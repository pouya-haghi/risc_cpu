==> flow/design.v <==
`timescale 1ns / 1ps
module counter #(parameter numbit=8)
(
    input clk,
    input rst,
    input en,
    output reg carry
    );
reg [numbit-1:0] count;
always@(posedge clk)
if(rst) {carry,count}<=0;
else begin
if(en) {carry,count}<=count+1;
end
endmodule
`timescale 1ns / 1ps
module flop_r #(parameter width=1)
	(
    input [width-1:0] d,
    input clk,
    input rst,
    output  reg [width-1:0] q
    );
always @(posedge clk)
if(rst)		q<=0;
else		q<=d;
endmodule
`timescale 1ns / 1ps
module sdram_controller(
    input rst,
	input we_block_in,
    input [63:0] block_data_in,
    input [15:0] add,
    input modified_mem_we,
    input hit,
    input load_cmem,
	input clk,
	output [63:0] block_data_out,
    output cas,
    output ras,
    output cs,
    output sd_we,
    output reg [12:0] sd_add,
	output [1:0] bank,
    inout [15:0] DQ,
    output dqm,
	output reg stall_cmis,
	output reg we_block_out 
    );
parameter ini0=5'h00,ini1=5'h01,ini2=5'h02,ini3=5'h03,ini4=5'h04,ini5=5'h05,ini6=5'h06,ini7=5'h07,ini8=5'h08,ini9=5'h09,LMR=5'h0a,ini10=5'h0b,idle=5'h0c,active=5'h0d,nop1=5'h0e,read=5'h0f,nop2=5'h10,data_in0=5'h11,data_in1=5'h12,data_in2=5'h13,data_in3=5'h14,data_out0=5'h15,data_out1=5'h16,data_out2=5'h17,data_out3=5'h18,nop3=5'h19,nop4=5'h1a,precharge=5'h1b,refresh=5'h1c,nop5=5'h1d,nop6=5'h1e,nop7=5'h1f;
parameter cmd_nop=3'b111,cmd_active=3'b011,cmd_read=3'b101,cmd_write=3'b100,cmd_refresh=3'b001,cmd_lmr=3'b000,cmd_precharge=3'b010;
reg [4:0] state,next_state; 
wire EOI; 
reg ack=1'b1; 
reg OE=1'b0; 
reg [2:0] cmd=cmd_nop;
reg [15:0] writedata;
wire [15:0] temp1,temp2,temp3,temp4;
wire carry_refresh;
assign DQ=(OE)?writedata:16'bz;
flop_r      #(16)  myflop_1(DQ,clk,rst,temp1); 
flop_r      #(16)  myflop_2(temp1,clk,rst,temp2); 
flop_r      #(16)  myflop_3(temp2,clk,rst,temp3); 
flop_r      #(16)  myflop_4(temp3,clk,rst,temp4); 
assign block_data_out={temp1,temp2,temp3,temp4}; 
assign {ras,cas,sd_we}=cmd;
assign cs=1'b0;
assign dqm=1'b0;
assign bank=2'b00;  
counter     #(8)   counter_8us(clk,rst,((~carry_refresh)|ack),carry_refresh);
counter     #(13)  counter_100us(clk,rst,1'b1,EOI);
always@(posedge clk) 
if(rst) state<=5'h00;
else    state<=next_state;
always@(*)
case(state)
ini0:begin writedata<=16'b0;OE<=1'b0;we_block_out<=1'b0;ack<=1'b1;stall_cmis<=1'b0;cmd<=cmd_nop;sd_add<=13'b0; if(EOI) next_state<=ini1;else next_state<=ini0;end
ini1:begin writedata<=16'b0;OE<=1'b0;we_block_out<=1'b0;ack<=1'b1;stall_cmis<=1'b0;cmd<=cmd_nop;sd_add<=13'b0;next_state<=ini2;end
ini2:begin writedata<=16'b0;OE<=1'b0;we_block_out<=1'b0;ack<=1'b1;stall_cmis<=1'b0;cmd<=cmd_precharge;sd_add[12:11]<=2'b0;sd_add[9:0]<=10'b0;sd_add[10]<=1'b0;next_state<=ini3;end
ini3:begin writedata<=16'b0;OE<=1'b0;we_block_out<=1'b0;ack<=1'b1;stall_cmis<=1'b0;cmd<=cmd_nop;sd_add<=13'b0;next_state<=ini4;end
ini4:begin writedata<=16'b0;OE<=1'b0;we_block_out<=1'b0;ack<=1'b1;stall_cmis<=1'b0;cmd<=cmd_refresh;sd_add<=13'b0;next_state<=ini5;end
ini5:begin writedata<=16'b0;OE<=1'b0;we_block_out<=1'b0;ack<=1'b1;stall_cmis<=1'b0;cmd<=cmd_nop;sd_add<=13'b0;next_state<=ini6;end
ini6:begin writedata<=16'b0;OE<=1'b0;we_block_out<=1'b0;ack<=1'b1;stall_cmis<=1'b0;cmd<=cmd_nop;sd_add<=13'b0;next_state<=ini7;end
ini7:begin writedata<=16'b0;OE<=1'b0;we_block_out<=1'b0;ack<=1'b1;stall_cmis<=1'b0;cmd<=cmd_refresh;sd_add<=13'b0;next_state<=ini8;;end
ini8:begin writedata<=16'b0;OE<=1'b0;we_block_out<=1'b0;ack<=1'b1;stall_cmis<=1'b0;cmd<=cmd_nop;sd_add<=13'b0;next_state<=ini9;end
ini9:begin writedata<=16'b0;OE<=1'b0;we_block_out<=1'b0;ack<=1'b1;stall_cmis<=1'b0;cmd<=cmd_nop;sd_add<=13'b0;next_state<=LMR;end
LMR:begin writedata<=16'b0;OE<=1'b0;we_block_out<=1'b0;ack<=1'b1;stall_cmis<=1'b0;cmd<=cmd_lmr;sd_add<=13'b0000000100010;next_state<=ini10;end
ini10:begin writedata<=16'b0;OE<=1'b0;we_block_out<=1'b0;ack<=1'b1;stall_cmis<=1'b0;cmd<=cmd_nop;sd_add<=13'b0;next_state<=idle;end
idle:begin  writedata<=16'b0;OE<=1'b0;we_block_out<=1'b0;ack<=1'b0;stall_cmis<=1'b1;cmd<=cmd_nop;sd_add<=13'b0; if(carry_refresh) next_state<=refresh;else if((~hit)&(load_cmem|modified_mem_we))next_state<=active;else next_state<=idle;end
active:begin writedata<=16'b0;OE<=1'b0;we_block_out<=1'b0;ack<=1'b0;stall_cmis<=1'b0;cmd<=cmd_active;sd_add<={6'b0,add[15:9]};next_state<=nop1;end
nop1:begin writedata<=16'b0;OE<=1'b0;we_block_out<=1'b0;ack<=1'b0;stall_cmis<=1'b0;cmd<=cmd_nop;sd_add<=13'b0; if(we_block_in) next_state<=data_out0;else next_state<=read;end
read:begin writedata<=16'b0;OE<=1'b0;we_block_out<=1'b0;ack<=1'b0;stall_cmis<=1'b0;cmd<=cmd_read;sd_add[9]<=1'b0;sd_add[12:11]<=2'b0;sd_add[10]<=1'b1;sd_add[8:0]<=add[8:0];next_state<=nop2;end
nop2:begin writedata<=16'b0;OE<=1'b0;we_block_out<=1'b0;ack<=1'b0;stall_cmis<=1'b0;cmd<=cmd_nop;sd_add<=13'b0;next_state<=data_in0;end
data_in0:begin writedata<=16'b0;OE<=1'b0;we_block_out<=1'b0;ack<=1'b0;stall_cmis<=1'b0;cmd<=cmd_nop;sd_add<=13'b0;next_state<=data_in1;end
data_in1:begin writedata<=16'b0;OE<=1'b0;we_block_out<=1'b0;ack<=1'b0;stall_cmis<=1'b0;cmd<=cmd_nop;sd_add<=13'b0;next_state<=data_in2;end
data_in2:begin writedata<=16'b0;OE<=1'b0;we_block_out<=1'b0;ack<=1'b0;stall_cmis<=1'b0;cmd<=cmd_nop;sd_add<=13'b0;next_state<=data_in3;end
data_in3:begin writedata<=16'b0;OE<=1'b0;we_block_out<=1'b0;ack<=1'b0;stall_cmis<=1'b0;cmd<=cmd_nop;sd_add<=13'b0;next_state<=precharge;end
data_out0:begin writedata<=block_data_in[15:0];OE<=1'b1;we_block_out<=1'b0;ack<=1'b0;stall_cmis<=1'b0;cmd<=cmd_write;sd_add[9]<=1'b0;sd_add[12:11]<=2'b0;sd_add[8:0]<=add[8:0];sd_add[10]<=1'b1;next_state<=data_out1;end
data_out1:begin writedata<=block_data_in[31:16];OE<=1'b1;we_block_out<=1'b0;ack<=1'b0;stall_cmis<=1'b0;cmd<=cmd_nop;sd_add<=13'b0;next_state<=data_out2;end
data_out2:begin writedata<=block_data_in[47:32];OE<=1'b1;we_block_out<=1'b0;ack<=1'b0;stall_cmis<=1'b0;cmd<=cmd_nop;sd_add<=13'b0;next_state<=data_out3;end
data_out3:begin writedata<=block_data_in[63:48];OE<=1'b1;we_block_out<=1'b0;ack<=1'b0;stall_cmis<=1'b0;cmd<=cmd_nop;sd_add<=13'b0;next_state<=nop3;end
nop3:begin writedata<=16'b0;OE<=1'b0;we_block_out<=1'b0;ack<=1'b0;stall_cmis<=1'b0;cmd<=cmd_nop;sd_add<=13'b0;next_state<=nop4;end
nop4:begin writedata<=16'b0;OE<=1'b0;we_block_out<=1'b0;ack<=1'b0;stall_cmis<=1'b0;cmd<=cmd_nop;sd_add<=13'b0;next_state<=precharge;end
precharge:begin writedata<=16'b0;OE<=1'b0;ack<=1'b0;stall_cmis<=1'b0;cmd<=cmd_nop;sd_add<=13'b0;next_state<=idle;if(we_block_in) we_block_out<=1'b0;else we_block_out<=1'b1;end
refresh:begin writedata<=16'b0;OE<=1'b0;we_block_out<=1'b0;ack<=1'b0;stall_cmis<=1'b0;cmd<=cmd_refresh;sd_add<=13'b0;next_state<=nop5;end
nop5:begin writedata<=16'b0;OE<=1'b0;we_block_out<=1'b0;ack<=1'b0;stall_cmis<=1'b0;cmd<=cmd_nop;sd_add<=13'b0;next_state<=nop6;end
nop6:begin writedata<=16'b0;OE<=1'b0;we_block_out<=1'b0;ack<=1'b0;stall_cmis<=1'b0;cmd<=cmd_nop;sd_add<=13'b0;next_state<=nop7;end
nop7:begin writedata<=16'b0;OE<=1'b0;we_block_out<=1'b0;ack<=1'b1;stall_cmis<=1'b0;cmd<=cmd_nop;sd_add<=13'b0;next_state<=idle;end
endcase
endmodule
# ---- From RTL to reports: sdram_controller
# What the tools print for sdram_controller, step after step.
# Line numbers count from 1 in the design file above.
# Operators carry their Yosys type and port widths (W data, S select, Z words).
# A cell with n/a has no value.
dict set report setup {
  top_module {sdram_controller}
  clock {clk}
  lib {sky130hd}
  pvt_corner {tt_025C_1v80}
}

# ---- Elaborated design
# Yosys after proc, flatten, opt, wreduce and memory -nomap, before mapping. Enables and synchronous resets that opt folds into registers are not counted as muxes. Memory bits, and registers merged into a memory's read port (data or address), are not among the register bits. Print and check cells are not counted. Equal cells are merged and count once.
dict set report word_totals {
  register_bits 92
  out_inout_bits 102
}
dict set report classes {
  n_addsub 2
  mux 17
  n_reduce_logical 15
  equal 31
  bitwise 5
}
# cell n
set ops {}
lappend ops {{$pmux W5 S29} 1}
lappend ops {{$eq A5 B5 Y1 const B} 16}
lappend ops {{$pmux W16 S5} 1}
lappend ops {{$reduce_or A31 Y1} 2}
lappend ops {{$reduce_or A28 Y1} 2}
lappend ops {{$eq A5 B4 Y1 const B} 8}
lappend ops {{$pmux W9 S4} 1}
lappend ops {{$reduce_or A32 Y1} 1}
lappend ops {{$reduce_or A30 Y1} 1}
lappend ops {{$reduce_or A24 Y1} 1}
lappend ops {{$pmux W3 S7} 1}
lappend ops {{$eq A5 B3 Y1 const B} 4}
lappend ops {{$reduce_or A19 Y1} 1}
lappend ops {{$mux W16} 1}
lappend ops {{$add A13 B1 Y14 const B} 1}
lappend ops {{$reduce_or A13 Y1} 1}
lappend ops {{$eq A5 B2 Y1 const B} 2}
lappend ops {{$mux W5} 2}
lappend ops {{$pmux W1 S2} 5}
lappend ops {{$add A8 B1 Y9 const B} 1}
lappend ops {{$reduce_or A3 Y1} 2}
lappend ops {{$eq A5 B1 Y1 const B} 1}
lappend ops {{$logic_not A5 Y1} 1}
lappend ops {{$reduce_or A2 Y1} 2}
lappend ops {{$reduce_or A4 Y1} 1}
lappend ops {{$mux W1} 4}
lappend ops {{$or A1 B1 Y1} 2}
lappend ops {{$not A1 Y1} 2}
# Other operator kinds: 2; their cells: 2.

# ---- Logic depth
# Longest topological path by Yosys (ltp), each cell counted once; first at word level (registers and memories cut), then after technology mapping (sequential cells cut; the memories' decode and read muxes count).
dict set report logic_depth {
  word_depth 5
  abc_area 0
  ltp_mapped 7
}

# ---- After synthesis
# Yosys stat after the flow's synthesis: flattened, memories mapped to cells. It holds for the ABC_AREA given above (unset counts as 0); a run with the other value may have another netlist.
dict set report synth_totals {
  synth_area_mm2 0.0040214
  flip_flops 92
  buffers 45
  stdcells 455
  seqArea_mm2 0.0018418
}
# cell_type n type_area_um2
set by_type {}
lappend by_type {sky130_fd_sc_hd__dfxtp_1 92 1.84E+03}
lappend by_type {sky130_fd_sc_hd__nor2b_1 53 331.568}
lappend by_type {sky130_fd_sc_hd__nand3_1 61 305.293}
lappend by_type {sky130_fd_sc_hd__and2_1 21 131.376}
lappend by_type {sky130_fd_sc_hd__nand3b_1 17 127.622}
lappend by_type {sky130_fd_sc_hd__nand4_1 20 125.12}
lappend by_type {sky130_fd_sc_hd__a21oi_1 16 80.077}
lappend by_type {sky130_fd_sc_hd__xor2_1 9 78.826}
lappend by_type {sky130_fd_sc_hd__buf_2 14 70.067}
lappend by_type {sky130_fd_sc_hd__buf_4 9 67.565}
lappend by_type {sky130_fd_sc_hd__nor2_1 18 67.565}
lappend by_type {sky130_fd_sc_hd__clkbuf_1 16 60.058}
lappend by_type {sky130_fd_sc_hd__nand2_1 15 56.304}
lappend by_type {sky130_fd_sc_hd__a22o_1 6 52.55}
lappend by_type {sky130_fd_sc_hd__o21ai_0 10 50.048}
lappend by_type {sky130_fd_sc_hd__or3_1 6 37.536}
lappend by_type {sky130_fd_sc_hd__and4_1 3 26.275}
lappend by_type {sky130_fd_sc_hd__inv_1 7 26.275}
# Other cell types: 40; their cells: 62.
# The figures by module come from a second, unflattened synthesis with its own total; it is not the netlist above.
dict set report hier_totals {
  hier_cells 410
  hier_area_mm2 0.0040038
}
# Rows give one instance, submodules left out.
# module n_cells instances mod_area_mm2
set by_module {}
lappend by_module {{flop_r #(width=16)} 33 4 0.0004642}
lappend by_module {sdram_controller 167 1 0.0011286}
lappend by_module {{counter #(numbit=13)} 69 1 0.0006381}
lappend by_module {{counter #(numbit=8)} 42 1 0.0003804}

# ---- Worst setup path after synthesis
# Source: OpenSTA report_checks on the synthesized netlist (no wires, ideal clock, input and output delay 20% of the period each), path of least setup slack; recovery checks are left aside. Register names are those of the netlist, which keeps one name where synthesis merged equal registers.
dict set report synth_timing {
  path_type {register to output}
  start {register state}
  end {output sd_add[1]}
  path_delay_ns 1.360
  arrival_ns 1.360
  path_slack_ns -0.072
  path_stages 5
  clock_period_ns 1.61
  n_path_buf 1
  output_delay_ns 0.322
  t_first_pin_ns 0.000
  synth_period_reached_ns 1.682
}
# "path_delay_ns" is the arrival time less input delay plus setup time.
# At an output port there is no setup time.
# "path_stages" counts driving pins, that of a launching flip-flop among them; a cell with two outputs on the path counts twice.
# "synth_period_reached_ns" = period - worst setup slack (recovery checks aside). The figure is calculated, with input and output delays left at 20% of the set period.
# Where an end lacks its bit number, it is one bit of the signal, or one of the new flip-flops if synthesis recoded a state register.
dict set report synth_between {
  cell_sequence {sky130_fd_sc_hd__dfxtp_1 > sky130_fd_sc_hd__buf_2 > sky130_fd_sc_hd__inv_1 > sky130_fd_sc_hd__nor4_2 > sky130_fd_sc_hd__a221o_1}
}
# element line
set synth_lines {}
lappend synth_lines {{start: declaration} 52} ;# reg [4:0] state,next_state;
lappend synth_lines {{start: assignment} 73} ;# if(rst) state<=5'h00;
lappend synth_lines {{start: assignment} 74} ;# else    state<=next_state;
lappend synth_lines {{end: declaration} 43} ;# output reg [12:0] sd_add,
# Chain of elaborated cells between the ends: none given.

# ---- Path in the finished layout
# From the final timing report of run 1: the path of least setup slack in the routed layout; clock arrival at registers is part of the times.
dict set report layout_timing {
  path_type {register to output}
  start {register state}
  end {output DQ[12]}
  output_delay_ns 0.41
  arrival_ns 1.83
  clock_period_ns 2.06
  t_first_pin_ns 0.35
  path_slack_ns -0.18
  path_stages 8
  n_path_buf 4
}
# Where an end lacks its bit number, it is one bit of the signal, or one of the new flip-flops if synthesis recoded a state register.
dict set report layout_between {
  cell_sequence {sky130_fd_sc_hd__dfxtp_4 > sky130_fd_sc_hd__buf_8 > sky130_fd_sc_hd__buf_8 > sky130_fd_sc_hd__and3b_2 > sky130_fd_sc_hd__clkbuf_16 > sky130_fd_sc_hd__buf_6 > sky130_fd_sc_hd__nand3_1 > sky130_fd_sc_hd__nand4_1}
}
# element line
set layout_lines {}
lappend layout_lines {{start: declaration} 52} ;# reg [4:0] state,next_state;
lappend layout_lines {{start: assignment} 73} ;# if(rst) state<=5'h00;
lappend layout_lines {{start: assignment} 74} ;# else    state<=next_state;
lappend layout_lines {{end: declaration} 45} ;# inout [15:0] DQ,
# Chain of elaborated cells between the ends: none given.

# Settings and measured results of 2 stored flow runs for module sdram_controller (sky130hd), not sorted in any way. The constraints put input and output delay at 20% of the set period each and load the outputs with 0.01 pF.
# "achieved_period_ns" means the clock period less the worst setup slack. The figure is calculated, with input and output delays left at 20% of the set period.
# "worst_path_ns" means the part of the period allowed to the worst setup path (the constraints hold back 20% at inputs and 20% at outputs) less its slack; where the path has registers, the arrival times of their clocks count too.
# "fin_power_mw" is the tool's figure for a default switching activity; nothing was simulated.
run="run 1" settings period_ns=2.06 CORE_UTILIZATION=42 CAP_MARGIN=20 CORE_MARGIN=2 SLEW_MARGIN=20
run="run 1" results hold_worst_slack_ns=0.180 fin_power_mw=3.280 achieved_period_ns=2.243 fin_ws_ns=-0.183 finish.utilization_pct=73.2 synthArea_mm2=0.0040214 design_die_area_mm2=0.0103734 worst_path_ns=1.83 path_kind="register to output" final_stdcell_area_mm2=0.0067915 final_setup_tns_ns=-3.092
run="run 2" settings period_ns=3.5 CORE_UTILIZATION=32 SETUP_SLACK_MARGIN=0.17 PLACE_DENSITY=0.94 CORE_MARGIN=5 TNS_END_PERCENT=55 ABC_AREA=0 GPL_TIMING_DRIVEN=1 GPL_ROUTABILITY_DRIVEN=0 CAP_MARGIN=40 SLEW_MARGIN=20
run="run 2" results hold_worst_slack_ns=0.431 fin_power_mw=2.133 achieved_period_ns=3.091 fin_ws_ns=0.409 finish.utilization_pct=48.5 synthArea_mm2=0.0040214 design_die_area_mm2=0.0149084 worst_path_ns=2.39 path_kind="register to output" final_stdcell_area_mm2=0.0060446 final_setup_tns_ns=0.000
