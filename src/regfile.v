==> flow/design.v <==
`timescale 1ns / 1ps
module regfile #(parameter width=16)
	(
    input [3:0] rr1,
    input [3:0] rr2,
    input [3:0] wr,
    input [width-1:0] wd,
    input clk,
    input we,
    output [width-1:0] dr1,
    output [width-1:0] dr2
    );
reg	 [width-1:0] mem [width-1:0];
always @(posedge clk)
if(we)	mem[wr]<=wd;
else	mem[wr]<=mem[wr];
assign	dr1=rr1?((&rr1)?16'hffff:mem[rr1]):16'b0;
assign	dr2=rr2?((&rr2)?16'hffff:mem[rr2]):16'b0;	
endmodule
## Step by step through the tools: regfile

The steps from the RTL of regfile to its reports follow in flow order.
Line numbers count from 1 in the design file above.
Cell names lack the library's common part.
The mark - stands for no value.

- Design top: regfile
- Clock input: clk
- Standard-cell library: sky130hd
- Corner: tt_025C_1v80

## Word level

Counts by Yosys on the flattened word-level netlist (proc, flatten, opt, wreduce; memories kept). Register bits leave out memories and registers merged into their read ports (data or address); mux counts leave out enables and synchronous resets folded into registers. Print and check cells are left out. Cells with the same type and inputs are merged into one.
Memory sizes are those after Yosys's memory passes, which may raise the word count (mostly to a power of two), join words into wider ones and drop unused or constant bits.

- Register bits after elaboration: 0
- Bits in writable memories: 256
- Memories kept: 1
- Input port bits: 30
- Output and inout port bits: 32
- Word-level cells: 17

- Eq/ne operators: 1
- Mux-type cells: 9
- Bitwise logic cells: 1
- Reduce/logical cells: 5

Memory list:

| memory | depth | width | read ports | wr ports | RTL line | source |
|---|---|---|---|---|---|---|
| mem | 16 | 16 | 2 | 1 | 13 | `reg [width-1:0] mem [width-1:0];` |

Operator list:

| cell | count |
|---|---|
| 16-bit two-way mux | 7 |
| 4-bit AND reduction | 2 |
| 4-bit nonzero test | 2 |
| 2-bit AND reduction | 1 |
| 1-bit two-way mux | 2 |
| 1-bit != test (second input constant) | 1 |
| 1-bit bitwise OR | 1 |

## Logic depth

Longest topological path by Yosys (ltp), each cell counted once; first at word level (registers and memories cut), then after technology mapping (sequential cells cut; the memories' decode and read muxes count).

- Depth in word-level cells: 3
- ABC_AREA: 0
- Mapped depth: 8

## After synthesis

Yosys stat after the flow's synthesis: flattened, memories mapped to cells. It holds for the ABC_AREA given above (unset counts as 0); a run with the other value may have another netlist.
The area totals of this step are shown rounded.

Cells by type:

| cell | count | area in all (um^2) |
|---|---|---|
| edfxtp_1 | 224 | 6.73E+03 |
| mux2i_1 | 94 | 940.902 |
| mux4_2 | 33 | 743.213 |
| mux2_2 | 31 | 349.085 |
| a221o_1 | 30 | 300.288 |
| o22ai_1 | 32 | 200.192 |
| buf_6 | 14 | 157.651 |
| a21oi_1 | 31 | 155.149 |
| a211oi_1 | 17 | 127.622 |
| nand2_1 | 32 | 120.115 |
| a22oi_1 | 15 | 112.608 |
| o211ai_1 | 15 | 112.608 |
| buf_2 | 17 | 85.082 |
| o21ai_0 | 15 | 75.072 |
| buf_8 | 3 | 45.043 |
| clkbuf_1 | 12 | 45.043 |
| nor2_1 | 12 | 45.043 |
| buf_4 | 5 | 37.536 |

Other cell types: 19; their cells: 31.

- Mapped cells: 663
- Synthesis area: 10,600 um^2
- Flip-flop cells: 224
- Buffers: 54

## Path before layout

OpenSTA on the mapped netlist: ideal clock, no wires. The path of least setup slack (recovery checks aside). Input and output delay are each 20% of the period. Register names are those of the netlist, which keeps one name where synthesis merged equal registers.

- Path type: input -> register
- From: input port wr[2]
- To: memory mem[8][0]
- Clock period: 2,800 ps
- Data arrival time: 1,905 ps
- Required time: 2,391 ps
- Setup slack: 485 ps
- Path delay: 1,754 ps
- Driving pins on the path: 2
- Path buffers: 0
- Period reached after synthesis: 2,315 ps

"path delay" is the arrival time less input delay plus setup time.
"driving pins on the path" counts driving pins, that of a launching flip-flop among them; a cell with two outputs on the path counts twice.
"period reached after synthesis" is the clock period less the worst setup slack; recovery checks do not enter. This is arithmetic on one report: input and output delays are still those of the set period (20% each).

- Cell sequence: nand3b_1 -> nor3_1

Ends and longest elaborated chain, post-synthesis:

| item | RTL line | source |
|---|---|---|
| start: declaration | 6 | `input [3:0] wr,` |
| end: declaration | 13 | `reg [width-1:0] mem [width-1:0];` |

Chain of elaborated cells between the ends: none given.

## Timing after layout

Path of least setup slack in the final report of stored run 1 (OpenROAD, finished layout, wires in). Where an end is a register, its clock arrival counts in the times.
The report prints the path's times to 10 ps; the period is as set.

- Path type: register -> output
- From: memory mem[11][15]
- To: output port dr1[15]
- Clock period: 1,620 ps
- Data arrival time: 2,100 ps
- Required time: 1,300 ps
- Setup slack: -800 ps
- Driving pins on the path: 6
- Path buffers: 1

The rows between start and end are the longest chain of elaborated cells between them; the timing report does not say that the signal goes this way. Where chains are equally long, one stands for them.
A line is the first line of the expression or statement that the cell stems from. Yosys adds cells for indexed reads and writes and turns some case tables into memories.
The chain passes a memory read, where the word-level depth is cut; so it can be longer than that depth.

- Cell sequence: edfxtp_1 -> mux4_2 -> and3b_1 -> a31oi_2 -> o31ai_2 -> buf_2
- Length of the longest elaborated chain: 3

Ends and longest elaborated chain, post-layout:

| item | RTL line | source |
|---|---|---|
| start: declaration | 13 | `reg [width-1:0] mem [width-1:0];` |
| memory read 16 x 16 bit | 13 |  |
| 16-bit two-way mux x2 | 17 | `assign dr1=rr1?((&rr1)?16'hffff:mem[rr1]):16'b0;` |
| end: declaration | 10 | `output [width-1:0] dr1,` |

Appendix: measured runs

Measured results for regfile: 2 stored runs of the Yosys and OpenROAD flow on sky130hd. The settings differ; the order carries no meaning. The constraints put input and output delay at 20% of the set period each and load the outputs with 0.01 pF.
By "clock period reached" is meant the clock period of the run minus its worst setup slack. This is arithmetic on one report: input and output delays are still those of the set period (20% each).
By "time on the worst setup path" is meant the share of the clock period that the worst setup path is allowed (20% is reserved at inputs, 20% at outputs), minus its slack. Clock arrival times at its registers enter into it.
"time on the worst setup path" is given in steps of 10 ps.
Measured values are rounded.

### Stored run 1

==> flow/run.sh <==
#!/bin/bash
# the make line also repeats the synthesis and layout settings of config.mk as NAME=value (left out here)
make -C /OpenROAD-flow-scripts/flow DESIGN_CONFIG=/design/flow/config.mk WORK_HOME=/design/flow/orfs CLKGATE_MAP_FILE= finish
==> flow/config.mk <==
export PLATFORM = sky130hd
export DESIGN_NAME = regfile
export DESIGN_NICKNAME = regfile
export VERILOG_FILES = /design/flow/design.v
export SDC_FILE = /design/flow/constraint.sdc
export NUM_CORES = 4
export LEC_CHECK = 0
export CAP_MARGIN = 20
export CELL_PAD_IN_SITES_DETAIL_PLACEMENT = 2
export CELL_PAD_IN_SITES_GLOBAL_PLACEMENT = 0
export CORE_ASPECT_RATIO = 0.89
export CORE_MARGIN = 2
export CORE_UTILIZATION = 32
export GPL_TIMING_DRIVEN = 0
export MAX_ROUTING_LAYER = met4
export PLACE_DENSITY_LB_ADDON = 0.19
export SETUP_SLACK_MARGIN = 0.17
export SLEW_MARGIN = 20
==> flow/constraint.sdc <==
create_clock -name core_clock -period 1.62 [get_ports {clk}]
set_input_delay 0.3240 -clock core_clock [delete_from_list [all_inputs] [get_ports {clk}]]
set_output_delay 0.3240 -clock core_clock [all_outputs]
set_load 0.01 [all_outputs]

Results of stored run 1:
- Die outline area: 34,600 um^2
- Worst setup slack after layout: -804 ps
- Yosys chip area after synthesis: 10,600 um^2
- Worst hold slack after layout: 432 ps
- Std-cell area (final layout): 14,000 um^2
- Time on the worst setup path: 2,100 ps
- Type of the worst setup path: register -> output
- Clock period reached: 2,424 ps

### Stored run 2

==> flow/run.sh <==
#!/bin/bash
# the make line also repeats the synthesis and layout settings of config.mk as NAME=value (left out here)
make -C /OpenROAD-flow-scripts/flow DESIGN_CONFIG=/design/flow/config.mk WORK_HOME=/design/flow/orfs CLKGATE_MAP_FILE= finish
==> flow/config.mk <==
export PLATFORM = sky130hd
export DESIGN_NAME = regfile
export DESIGN_NICKNAME = regfile
export VERILOG_FILES = /design/flow/design.v
export SDC_FILE = /design/flow/constraint.sdc
export NUM_CORES = 4
export LEC_CHECK = 0
export ABC_AREA = 0
export CAP_MARGIN = 5
export CELL_PAD_IN_SITES_DETAIL_PLACEMENT = 1
export CORE_ASPECT_RATIO = 1.73
export CORE_MARGIN = 7
export CORE_UTILIZATION = 15
export CTS_CLUSTER_SIZE = 32
export GPL_TIMING_DRIVEN = 0
export HOLD_SLACK_MARGIN = 0.06
export MIN_ROUTING_LAYER = met2
export SETUP_SLACK_MARGIN = 0.19
export SLEW_MARGIN = 20
export TNS_END_PERCENT = 90
==> flow/constraint.sdc <==
create_clock -name core_clock -period 2.09 [get_ports {clk}]
set_input_delay 0.4180 -clock core_clock [delete_from_list [all_inputs] [get_ports {clk}]]
set_output_delay 0.4180 -clock core_clock [all_outputs]
set_load 0.01 [all_outputs]

Results of stored run 2:
- Die outline area: 78,600 um^2
- Worst setup slack after layout: -472 ps
- Yosys chip area after synthesis: 10,600 um^2
- Worst hold slack after layout: 715 ps
- Std-cell area (final layout): 15,000 um^2
- Time on the worst setup path: 2,140 ps
- Type of the worst setup path: register -> output
- Clock period reached: 2,562 ps
